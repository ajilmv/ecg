==> flow/design.v <==
module spi_master (
    input  wire        clk,         
    input  wire        rst,         
    input  wire        start,       
    input  wire [31:0] tx_data,     
    output reg  [31:0] rx_data,     
    output reg         done,        
    output reg  sclk,
    output reg  mosi,
    input  wire miso,
    output reg  cs
);
parameter CLK_DIV = 25;  
reg [7:0]  clk_cnt;
reg        spi_clk_en;
reg [5:0]  bit_cnt;
reg [31:0] shift_tx;
reg [31:0] shift_rx;
always @(posedge clk or posedge rst) begin
    if (rst) begin
        clk_cnt <= 0;
        sclk <= 0;
    end
    else if (spi_clk_en) begin
        if (clk_cnt == CLK_DIV-1) begin
            clk_cnt <= 0;
            sclk <= ~sclk;
        end
        else
            clk_cnt <= clk_cnt + 1;
    end
    else begin
        clk_cnt <= 0;
        sclk <= 0;
    end
end
localparam IDLE  = 0;
localparam LOAD  = 1;
localparam SHIFT = 2;
localparam DONE  = 3;
reg [1:0] state;
always @(posedge clk or posedge rst) begin
    if (rst) begin
        state   <= IDLE;
        cs      <= 1;
        done    <= 0;
        spi_clk_en <= 0;
        bit_cnt <= 0;
        mosi    <= 0;
    end
    else begin
        done <= 0;
        case(state)
        IDLE: begin
            cs <= 1;
            spi_clk_en <= 0;
            if (start) begin
                shift_tx <= tx_data;
                bit_cnt  <= 31;
                cs <= 0;                  
                spi_clk_en <= 1;
                state <= LOAD;
            end
        end
        LOAD: begin
            mosi <= shift_tx[31];
            state <= SHIFT;
        end
        SHIFT: begin
            if (sclk == 0 && clk_cnt == 0) begin
                shift_rx[bit_cnt] <= miso;
                if (bit_cnt == 0) begin
                    spi_clk_en <= 0;
                    state <= DONE;
                end
                else begin
                    bit_cnt <= bit_cnt - 1;
                    shift_tx <= shift_tx << 1;
                    mosi <= shift_tx[30];
                end
            end
        end
        DONE: begin
            cs <= 1;
            rx_data <= shift_rx;
            done <= 1;
            state <= IDLE;
        end
        endcase
    end
end
endmodule
# == Reports on spi_master ==
# The steps from the RTL of spi_master to its reports follow in flow order.
# Line numbers count from 1 in the design file above.
# Cell names lack the library's common part.
# Not given: n/a
# setup
top,spi_master
clock_port,clk
cell_library,sky130hd
corner,tt_025C_1v80

# == After elaboration ==
# Counts by Yosys on the flattened word-level netlist (proc, flatten, opt, wreduce; memories kept). Register bits leave out memories and registers merged into their read ports (data or address). Print and check cells are left out. Cells with the same type and inputs are merged into one.
# bits
wordCells,75
out_inout_bits,36
reg_bits,117
inputBits,36
# classes
equal,9
bitwise,6
n_shift,2
reduce_logical,16
n_addsub,3
n_mux,28
# op_table
op,count
32-bit two-way mux,5
32-bit parallel mux with 2-bit select,1
1-bit by 7-bit variable shift with 32-bit output,1
1-bit by 7-bit variable shift with 32-bit output (first input constant),1
32-bit AND,1
32-bit OR,1
32-bit NOT,1
6-bit two-way mux,3
8-bit two-way mux,2
6-bit parallel mux with 2-bit select,1
3-bit AND reduction,3
1-bit two-way mux,9
2-bit inequality test (second input constant),4
4-bit AND reduction,2
8-bit by 1-bit adder with 8-bit output (second input constant),1
8-bit by 5-bit == test with 1-bit output (second input constant),1
8-bit zero test,1
2-bit parallel mux with 4-bit select,1
6-bit negator with 7-bit output,1
2-bit nonzero test,3
6-bit by 1-bit subtractor with 6-bit output (second input constant),1
6-bit zero test,1
1-bit parallel mux with 2-bit select,3
2-bit two-way mux,3
5-bit AND reduction,1
2-bit == test (second input constant),2
4-bit nonzero test,1
1-bit NOT,3
# Not listed: further kinds 6, cells in them 6.

# == Logic depth ==
# Yosys ltp: most cells in a row. Word level: on the elaborated netlist, between registers, memories and ports. Mapped: between sequential cells and ports; inverters and the memories' decode and read muxes count.
# depth
depth_word,7
ABC_AREA,0
mapped_depth,9
mapped_depth_nobuf,6

# == After synthesis ==
# Yosys stat after the flow's synthesis: flattened, memories mapped to cells. It holds for the ABC_AREA given above (unset counts as 0); a run with the other value may have another netlist.
# mapped
buffers,17
cell_count,410
flip_flops,119
yosys_area_um2,5524.0
seq_area_um2,3460.8
# by_type
type,count,type_area_um2
edfxtp_1,96,2.88E+03
dfrtp_1,21,525.504
mux2_2,35,394.128
o2bb2ai_1,22,192.685
a211oi_1,17,127.622
inv_1,33,123.869
a221oi_1,10,87.584
ha_1,7,87.584
nor2_1,19,71.318
dfstp_2,2,52.55
nor2b_1,8,50.048
clkbuf_1,13,48.797
a22oi_1,6,45.043
nor3_1,9,45.043
nand2_1,11,41.29
o21ai_0,8,40.038
a21oi_1,7,35.034
a22o_1,4,35.034
# Not listed: further types 39, cells in them 82.

# == Worst setup path after synthesis ==
# Source: OpenSTA report_checks on the synthesized netlist (no wires, ideal clock, input and output delay 20% of the period each), path of least setup slack; recovery checks are left aside. Register names are those of the netlist, which keeps one name where synthesis merged equal registers.
# synth_path
path_type,input-to-reg
start,input start
end,register shift_tx[0]
setup_ns,0.470
driving_pins,3
n_path_buf,0
t_first_pin_ns,1.390
t_required_ns,6.480
input_delay_ns,1.390
setup_slack_ns,2.228
clock_period_ns,6.95
delay_ns,3.332
arrival_ns,4.252
synth_period_reached_ns,4.722
# "delay_ns" is the arrival time less input delay plus setup time.
# "driving_pins": output pins that drive a net of the path, with the launching flip-flop's if there is one; two outputs of one cell count as two.
# "synth_period_reached_ns" is the clock period less the worst setup slack; recovery checks do not enter. This is arithmetic on one report: input and output delays are still those of the set period (20% each).
# The rows between start and end are the longest chain of elaborated cells between them; the timing report does not say that the signal goes this way. Where chains are equally long, one stands for them.
# A line is the first line of the expression or statement that the cell stems from. Yosys adds cells for indexed reads and writes and turns some case tables into memories.
# The path ends at the enable pin of a flip-flop; only ways to that pin are counted.
# synth_between
cell_sequence,nand2b_1 -> o21ai_0 -> a211oi_1
elab_chain_cells,2
cone_cells,2
cone_lines,0
classes_between,eq/ne (1); reduce/logical (1)
# synth_lines
element,line,rtl
from (decl),4,"input  wire        start,"
2-bit inequality test,n/a,
5-bit AND reduction,n/a,
to (assign),58,shift_tx <= tx_data;
to (assign),78,shift_tx <= shift_tx << 1;
to (decl),17,reg [31:0] shift_tx;

# == Timing after layout ==
# Path of least setup slack in the final report of run 1 (OpenROAD, finished layout, wires in). Where an end is a register, its clock arrival counts in the times.
# layout_path
path_type,reg-to-reg
start,register bit_cnt[0]
end,register shift_rx[28]
driving_pins,8
setup_slack_ns,0.19
t_first_pin_ns,0.43
arrival_ns,3.43
setup_ns,0.25
t_required_ns,3.61
clock_period_ns,3.44
n_path_buf,1
# The rows between start and end are the longest chain of elaborated cells between them; the timing report does not say that the signal goes this way. Where chains are equally long, one stands for them.
# A register here has more assigning lines than the two given.
# layout_between
cell_sequence,dfrtp_1 -> inv_2 -> ha_1 -> or3b_1 -> or4b_1 -> buf_4 -> a221oi_2 -> mux2_1
elab_chain_cells,7
cone_cells,8
cone_lines,3
classes_between,add/sub (1); shift (2); mux (2); logic (3)
# layout_lines
element,line,rtl
from (decl),16,reg [5:0]  bit_cnt;
from (assign),48,bit_cnt <= 0;
from (assign),77,bit_cnt <= bit_cnt - 1;
6-bit negator with 7-bit output,71,shift_rx[bit_cnt] <= miso;
1-bit by 7-bit variable shift with 32-bit output,71,
32-bit NOT,71,
32-bit AND,71,
32-bit OR,71,
32-bit two-way mux,70,if (sclk == 0 && clk_cnt == 0) begin
32-bit two-way mux,53,case(state)
to (assign),71,
to (decl),18,reg [31:0] shift_rx;

Ticket comment

Record of 2 stored runs of the RTL-to-layout flow on spi_master, platform sky130hd. The runs are unordered. Constraints: input delay and output delay 20% of the set period each, output load 0.01 pF.
"period_less_ws_ns" = clock period - worst setup slack. The figure is calculated, with input and output delays left at 20% of the set period.
"worstPathTime_ns" is the time allowed to the run's worst setup path (the clock period less input and output delay, where it has them) less its slack. Clock arrival times count: a late capture clock shortens it, a late launch clock lengthens it.
"fin_power_mw": no workload was simulated; the value follows from the tool's default switching activity.

Run 1, flow files:
==> flow/run.sh <==
#!/bin/bash
# the make line also repeats the synthesis and layout settings of config.mk as NAME=value (left out here)
make -C /OpenROAD-flow-scripts/flow DESIGN_CONFIG=/design/flow/config.mk WORK_HOME=/design/flow/orfs CLKGATE_MAP_FILE= finish
==> flow/config.mk <==
export PLATFORM = sky130hd
export DESIGN_NAME = spi_master
export DESIGN_NICKNAME = spi_master
export VERILOG_FILES = /design/flow/design.v
export SDC_FILE = /design/flow/constraint.sdc
export NUM_CORES = 4
export LEC_CHECK = 0
export CAP_MARGIN = 20
export CELL_PAD_IN_SITES_DETAIL_PLACEMENT = 2
export CORE_MARGIN = 10
export CORE_UTILIZATION = 42
export CTS_CLUSTER_SIZE = 91
export GPL_TIMING_DRIVEN = 0
export MIN_ROUTING_LAYER = met1
export SETUP_SLACK_MARGIN = -0.09
export SLEW_MARGIN = 20
==> flow/constraint.sdc <==
create_clock -name core_clock -period 3.44 [get_ports {clk}]
set_input_delay 0.6880 -clock core_clock [delete_from_list [all_inputs] [get_ports {clk}]]
set_output_delay 0.6880 -clock core_clock [all_outputs]
set_load 0.01 [all_outputs]

==> results of run 1, as CSV <==
result,value
period_less_ws_ns,3.255
final_util_pct,55.8
fin_power_mw,3.326
layout_stdcell_area_um2,7121.8
ys_area_um2,5524.0
die_um2,18140.0
worstPathTime_ns,3.25
critical_path_type,"reg-to-reg"
timing.hold.ws_ns,0.451
setup_tns_ns,0.000
setup_worst_slack_ns,0.185

Run 2, flow files:
==> flow/run.sh <==
#!/bin/bash
# the make line also repeats the synthesis and layout settings of config.mk as NAME=value (left out here)
make -C /OpenROAD-flow-scripts/flow DESIGN_CONFIG=/design/flow/config.mk WORK_HOME=/design/flow/orfs CLKGATE_MAP_FILE= finish
==> flow/config.mk <==
export PLATFORM = sky130hd
export DESIGN_NAME = spi_master
export DESIGN_NICKNAME = spi_master
export VERILOG_FILES = /design/flow/design.v
export SDC_FILE = /design/flow/constraint.sdc
export NUM_CORES = 4
export LEC_CHECK = 0
export CAP_MARGIN = 20
export CELL_PAD_IN_SITES_DETAIL_PLACEMENT = 0
export CORE_MARGIN = 2
export CORE_UTILIZATION = 36
export CTS_CLUSTER_DIAMETER = 131
export CTS_CLUSTER_SIZE = 36
export HOLD_SLACK_MARGIN = 0.14
export MIN_ROUTING_LAYER = met2
export PLACE_DENSITY_LB_ADDON = 0.12
export SLEW_MARGIN = 20
==> flow/constraint.sdc <==
create_clock -name core_clock -period 3.06 [get_ports {clk}]
set_input_delay 0.6120 -clock core_clock [delete_from_list [all_inputs] [get_ports {clk}]]
set_output_delay 0.6120 -clock core_clock [all_outputs]
set_load 0.01 [all_outputs]

==> results of run 2, as CSV <==
result,value
fin_power_mw,3.963
worstPathTime_ns,2.72
critical_path_type,"reg-to-reg"
ys_area_um2,5524.0
timing.hold.ws_ns,0.443
die_um2,16352.0
layout_stdcell_area_um2,7169.4
setup_worst_slack_ns,0.338
period_less_ws_ns,2.722
setup_tns_ns,0.000
final_util_pct,47.5
