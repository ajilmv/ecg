==> flow/design.v <==
module max30003_driver (
    input  wire clk,
    input  wire rst,
    input  wire spi_miso,
    output reg  spi_mosi,
    output reg  spi_sclk,
    output reg  spi_cs,
    output reg [17:0] ecg_sample,
    output reg sample_valid
);
reg [7:0] clk_div;
always @(posedge clk) clk_div <= clk_div + 1;
wire spi_clk = clk_div[2];
localparam IDLE  = 0;
localparam RESET = 1;
localparam CONFIG= 2;
localparam READ  = 3;
reg [1:0] state = IDLE;
reg [31:0] shift_reg;
reg [5:0]  bit_cnt;
always @(posedge clk) begin
    case(state)
    IDLE:
    begin
        spi_cs <= 1;
        state  <= RESET;
    end
    RESET:
    begin
        spi_cs   <= 0;
        shift_reg<= {8'h08,24'h000000};
        state    <= CONFIG;
    end
    CONFIG:
    begin
        spi_cs   <= 0;
        shift_reg<= {8'h10,24'h081007};
        state    <= READ;
    end
    READ:
    begin
        spi_cs <= 0;
        ecg_sample   <= ecg_sample + 1;
        sample_valid <= 1;
        state <= READ;
    end
    endcase
end
endmodule
module top (
    input  wire clk,
    input  wire spi_miso,
    output wire spi_mosi,
    output wire spi_sclk,
    output wire spi_cs,
    input  wire ecg_int,
    output wire uart_tx,
    input  wire uart_rx
);
wire [17:0] ecg_sample;
wire sample_valid;
max30003_driver ECG (
    .clk(clk),
    .rst(1'b0),
    .spi_miso(spi_miso),
    .spi_mosi(spi_mosi),
    .spi_sclk(spi_sclk),
    .spi_cs  (spi_cs),
    .ecg_sample(ecg_sample),
    .sample_valid(sample_valid)
);
uart_tx UART (
    .clk(clk),
    .data_in({14'b0, ecg_sample}),  
    .start(sample_valid),
    .tx(uart_tx),
    .busy()
);
endmodule
module uart_tx #
(
    parameter CLK_FREQ = 100_000_000,
    parameter BAUD     = 115200
)
(
    input  wire clk,
    input  wire [31:0] data_in,
    input  wire start,
    output reg  tx,
    output reg  busy
);
localparam BAUD_DIV = CLK_FREQ / BAUD;
reg [31:0] baud_cnt = 0;
reg baud_tick = 0;
always @(posedge clk) begin
    if (baud_cnt == BAUD_DIV-1) begin
        baud_cnt  <= 0;
        baud_tick <= 1;
    end else begin
        baud_cnt  <= baud_cnt + 1;
        baud_tick <= 0;
    end
end
reg [5:0] bit_cnt = 0;
reg [31:0] shift_reg = 0;
always @(posedge clk) begin
    if (start && !busy) begin
        busy      <= 1;
        shift_reg <= data_in;
        bit_cnt   <= 0;
    end
    if (busy && baud_tick) begin
        case (bit_cnt)
            0:  tx <= 0;  
            1  : tx <= shift_reg[0];
            2  : tx <= shift_reg[1];
            3  : tx <= shift_reg[2];
            4  : tx <= shift_reg[3];
            5  : tx <= shift_reg[4];
            6  : tx <= shift_reg[5];
            7  : tx <= shift_reg[6];
            8  : tx <= shift_reg[7];
            9  : tx <= shift_reg[8];
            10 : tx <= shift_reg[9];
            11 : tx <= shift_reg[10];
            12 : tx <= shift_reg[11];
            13 : tx <= shift_reg[12];
            14 : tx <= shift_reg[13];
            15 : tx <= shift_reg[14];
            16 : tx <= shift_reg[15];
            17 : tx <= shift_reg[16];
            18 : tx <= shift_reg[17];
            19 : tx <= shift_reg[18];
            20 : tx <= shift_reg[19];
            21 : tx <= shift_reg[20];
            22 : tx <= shift_reg[21];
            23 : tx <= shift_reg[22];
            24 : tx <= shift_reg[23];
            25 : tx <= shift_reg[24];
            26 : tx <= shift_reg[25];
            27 : tx <= shift_reg[26];
            28 : tx <= shift_reg[27];
            29 : tx <= shift_reg[28];
            30 : tx <= shift_reg[29];
            31 : tx <= shift_reg[30];
            32 : tx <= shift_reg[31];
            33: tx <= 1;  
            default: begin
                tx   <= 1;
                busy <= 0;
            end
        endcase
        bit_cnt <= bit_cnt + 1;
    end
end
endmodule
* Step by step through the tools: top
The steps from the RTL of top to its reports follow in flow order.
Lines are those of the file above, counted from 1.
Operators: Yosys type, input widths -> output width; for muxes data width and select width s.
Cell names lack the library's common part.
The mark n/a stands for no value.
- Top :: top
- Clock input :: clk
- Cell library :: sky130hd
- Timing corner :: tt_025C_1v80

* Word level
Yosys after proc, flatten, opt, wreduce and memory -nomap, before mapping. Memory bits, and registers merged into a memory's read port (data or address), are not among the register bits. Print and check cells are not counted. Equal cells are merged and count once.
- $add $sub $neg :: 3
- Mux-type cells :: 7
- Equal/unequal tests :: 37
- Reductions and logical operators :: 9
** Operators by type and width (number)
- $eq 6x5->1 const B :: 16
- $eq 6x4->1 const B :: 8
- $reduce_or 34->1 :: 1
- $add 32x1->32 const B :: 1
- $eq 32x10->1 const B :: 1
- $eq 6x3->1 const B :: 4
- $pmux 1 s19 :: 1
- $add 18x1->18 const B :: 1
- $reduce_or 15->1 :: 1
- $eq 6x2->1 const B :: 2
- $eq 6x6->1 const B :: 2
- $mux 6 :: 2
- $add 6x1->6 const B :: 1
- $eq 6x1->1 const B :: 1
- $logic_not 6->1 :: 1
- $pmux 2 s3 :: 1
- $eq 2x2->1 const B :: 2
- $reduce_or 3->1 :: 1
- $eq 2x1->1 const B :: 1
- $logic_not 2->1 :: 1
- $reduce_bool 2->1 :: 1
- $reduce_or 2->1 :: 1
- $pmux 1 s2 :: 1
- $mux 1 :: 2
- $logic_and 1x1->1 :: 1
- $logic_not 1->1 :: 1
- Output and inout bits :: 4
- Register bits after elaboration :: 80
- Cells after elaboration :: 65
- Input bits :: 4

* Longest topological paths
Yosys ltp: most cells in a row. Word level: on the elaborated netlist, between registers, memories and ports. Mapped: between sequential cells and ports; inverters and the memories' decode and read muxes count.
- Word-level depth :: 3
- ABC_AREA :: 0
- Depth in mapped cells :: 7
- Depth with buffers taken out :: 7

* Mapped cells and area
Source: synth_stat.txt of the flow (Yosys; design flattened, memories mapped). It holds for the ABC_AREA given above (unset counts as 0); a run with the other value may have another netlist.
Totals and module areas in this step are rounded.
** Cells by type
- edfxtp_1 :: number 43, area in all 1.29E+03 sq um
- dfxtp_1 :: number 37, area in all 740.71 sq um
- xnor2_1 :: number 34, area in all 297.786 sq um
- nand3_1 :: number 26, area in all 130.125 sq um
- xor2_1 :: number 13, area in all 113.859 sq um
- nor2_1 :: number 21, area in all 78.826 sq um
- ha_1 :: number 6, area in all 75.072 sq um
- nand2_1 :: number 19, area in all 71.318 sq um
- nand4_1 :: number 10, area in all 62.56 sq um
- nor4_1 :: number 8, area in all 50.048 sq um
- a22oi_1 :: number 4, area in all 30.029 sq um
- inv_1 :: number 8, area in all 30.029 sq um
- o21ai_0 :: number 6, area in all 30.029 sq um
- or3_1 :: number 4, area in all 25.024 sq um
- and3_2 :: number 3, area in all 22.522 sq um
- nand4_4 :: number 1, area in all 21.27 sq um
- a21oi_1 :: number 4, area in all 20.019 sq um
- nor3_1 :: number 4, area in all 20.019 sq um
Other cell types: 22; their cells: 30.
- Chip area (Yosys) :: 3300 sq um
- Mapped cells :: 281
- Buffer cells :: 4
- Flip-flops :: 80
- Sequential part of the area :: 2000 sq um
By module: a second synthesis without flattening, with its own total; a netlist apart from the flattened one above.
- Cell total of the unflattened synthesis :: 347
- Area total of the unflattened synthesis :: 4100 sq um
Rows give one instance, submodules left out.
** Modules
- uart_tx :: sequential area 1900 sq um, times used 1, area 3100 sq um, cells 271
- max30003_driver :: sequential area 600 sq um, times used 1, area 950 sq um, cells 75
- top :: sequential area 0.0 sq um, times used 1, area 3.8 sq um, cells 1

* Path before layout
OpenSTA on the mapped netlist: ideal clock, no wires. The path of least setup slack (recovery checks aside). Input and output delay are each 20% of the period. Register names are those of the netlist, which keeps one name where synthesis merged equal registers.
- Kind :: flip-flop to flip-flop
- Start point :: reg UART.bit_cnt[0]
- End point :: reg UART.tx
- Data required time :: 1.504 ns
- Time at the first pin :: 0.000 ns
- Clock period :: 1.77 ns
- Buffers on the path :: 0
- Arrival :: 1.517 ns
- Stages :: 7
- Setup slack :: -0.014 ns
- Delay of the path :: 1.783 ns
- Setup time :: 0.266 ns
- Synthesis period reached :: 1.784 ns
"delay of the path" = arrival - input delay + setup time.
"stages": output pins that drive a net of the path, with the launching flip-flop's if there is one; two outputs of one cell count as two.
"synthesis period reached" is the clock period less the worst setup slack; recovery checks do not enter. This is arithmetic on one report: input and output delays are still those of the set period (20% each).
Between the ends stands the longest chain of elaborated cells between them, by number of cells; it is not shown to be the way that was timed. Of several equally long chains one is given.
Each line given opens the expression or statement behind the cell; cells for indexed reads and writes are added by Yosys, which also makes memories of some case tables.
At most two assigning lines are given for a register; there are more.
- Cell sequence :: edfxtp_1 inv_1 ha_1 a221oi_1 nor2_1 a2111oi_0 o31ai_1
- Cells in the longest elaborated chain :: 3
- Elaborated cells between the ends (all ways) :: 35
- RTL lines with such cells :: 1
- Those cells by class :: eq/ne (32); mux (1); reduce/logical (2)
** Ends and longest elaborated chain, post-synthesis
- start, declared :: line 104 : reg [5:0] bit_cnt = 0;
- start, assigned :: line 110 : bit_cnt   <= 0;
- start, assigned :: line 153 : bit_cnt <= bit_cnt + 1;
- $logic_not 6->1 :: line 113 : case (bit_cnt)
- $reduce_or 15->1
- $pmux 1 s19 :: line 113
- end, assigned :: line 115 : 1  : tx <= shift_reg[0];
- end, assigned :: line 116 : 2  : tx <= shift_reg[1];
- end, declared :: line 89 : output reg  tx,

* Worst path after layout
Path of least setup slack in the final report of run 1 (OpenROAD, finished layout, wires in). Where an end is a register, its clock arrival counts in the times.
- Kind :: flip-flop to flip-flop
- Start point :: reg UART.bit_cnt[1]
- End point :: reg UART.tx
- Setup slack :: -0.38 ns
- Clock period :: 1.42 ns
- Time at the first pin :: 0.34 ns
- Stages :: 7
- Setup time :: 0.25 ns
- Data required time :: 1.51 ns
- Buffers on the path :: 0
- Arrival :: 1.89 ns
Between the ends stands the longest chain of elaborated cells between them, by number of cells; it is not shown to be the way that was timed. Of several equally long chains one is given.
At most two assigning lines are given for a register; there are more.
- Cell sequence :: edfxtp_1 inv_1 ha_2 a22oi_1 o21ai_0 a2111oi_2 o31ai_1
- Cells in the longest elaborated chain :: 3
- Elaborated cells between the ends (all ways) :: 35
- RTL lines with such cells :: 1
- Those cells by class :: eq/ne (32); mux (1); reduce/logical (2)
** Ends and longest elaborated chain, post-layout
- start, declared :: line 104 : reg [5:0] bit_cnt = 0;
- start, assigned :: line 110 : bit_cnt   <= 0;
- start, assigned :: line 153 : bit_cnt <= bit_cnt + 1;
- $logic_not 6->1 :: line 113 : case (bit_cnt)
- $reduce_or 15->1
- $pmux 1 s19 :: line 113
- end, assigned :: line 115 : 1  : tx <= shift_reg[0];
- end, assigned :: line 116 : 2  : tx <= shift_reg[1];
- end, declared :: line 89 : output reg  tx,

--- measured runs ---
2 stored runs of top in the flow (synthesis by Yosys, layout by OpenROAD, sky130hd cells), in arbitrary order. Constraints: input delay and output delay 20% of the set period each, output load 0.01 pF.
"achieved clock period" = clock period - worst setup slack. The figure is calculated, with input and output delays left at 20% of the set period.
"critical path time" = time allowed to the worst setup path (clock period - input delay - output delay, where it has them) - its slack; a late launch clock adds to it, a late capture clock takes from it.
"total power of the final layout" is the tool's figure for a default switching activity; nothing was simulated.
The measured numbers are rounded.

* Run 1
** Files
==> flow/run.sh <==
#!/bin/bash
# the make line also repeats the synthesis and layout settings of config.mk as NAME=value (left out here)
make -C /OpenROAD-flow-scripts/flow DESIGN_CONFIG=/design/flow/config.mk WORK_HOME=/design/flow/orfs CLKGATE_MAP_FILE= finish
==> flow/config.mk <==
export PLATFORM = sky130hd
export DESIGN_NAME = top
export DESIGN_NICKNAME = top
export VERILOG_FILES = /design/flow/design.v
export SDC_FILE = /design/flow/constraint.sdc
export NUM_CORES = 4
export LEC_CHECK = 0
export ABC_AREA = 0
export CAP_MARGIN = 20
export CELL_PAD_IN_SITES_GLOBAL_PLACEMENT = 2
export CORE_MARGIN = 9
export CORE_UTILIZATION = 19
export CTS_CLUSTER_DIAMETER = 56
export MIN_ROUTING_LAYER = met2
export PLACE_DENSITY_LB_ADDON = 0.3
export SETUP_SLACK_MARGIN = 0.06
export SLEW_MARGIN = 0
export TNS_END_PERCENT = 5
==> flow/constraint.sdc <==
create_clock -name core_clock -period 1.42 [get_ports {clk}]
set_input_delay 0.2840 -clock core_clock [delete_from_list [all_inputs] [get_ports {clk}]]
set_output_delay 0.2840 -clock core_clock [all_outputs]
set_load 0.01 [all_outputs]
** Results
- Yosys chip area after synthesis :: 3,300 sq um
- Total die area :: 23,000 sq um
- Standard-cell area of the final layout :: 4,700 sq um
- Final utilization :: 27%
- Worst setup slack after layout :: -0.38 ns
- Setup total negative slack :: -2.9 ns
- Smallest hold slack :: 0.42 ns
- Total power of the final layout :: 5.0 mW
- Achieved clock period :: 1.797 ns
- Critical path time :: 1.80 ns
- Kind of the worst setup path :: flip-flop to flip-flop

* Run 2
** Files
==> flow/run.sh <==
#!/bin/bash
# the make line also repeats the synthesis and layout settings of config.mk as NAME=value (left out here)
make -C /OpenROAD-flow-scripts/flow DESIGN_CONFIG=/design/flow/config.mk WORK_HOME=/design/flow/orfs CLKGATE_MAP_FILE= finish
==> flow/config.mk <==
export PLATFORM = sky130hd
export DESIGN_NAME = top
export DESIGN_NICKNAME = top
export VERILOG_FILES = /design/flow/design.v
export SDC_FILE = /design/flow/constraint.sdc
export NUM_CORES = 4
export LEC_CHECK = 0
export CAP_MARGIN = 20
export CORE_MARGIN = 2
export CORE_UTILIZATION = 71
export SLEW_MARGIN = 20
==> flow/constraint.sdc <==
create_clock -name core_clock -period 1.81 [get_ports {clk}]
set_input_delay 0.3620 -clock core_clock [delete_from_list [all_inputs] [get_ports {clk}]]
set_output_delay 0.3620 -clock core_clock [all_outputs]
set_load 0.01 [all_outputs]
** Results
- Yosys chip area after synthesis :: 3,300 sq um
- Total die area :: 5,300 sq um
- Standard-cell area of the final layout :: 3,800 sq um
- Final utilization :: 86%
- Worst setup slack after layout :: -0.17 ns
- Setup total negative slack :: -0.21 ns
- Smallest hold slack :: 0.43 ns
- Total power of the final layout :: 3.0 mW
- Achieved clock period :: 1.975 ns
- Critical path time :: 1.98 ns
- Kind of the worst setup path :: flip-flop to flip-flop
--- end ---
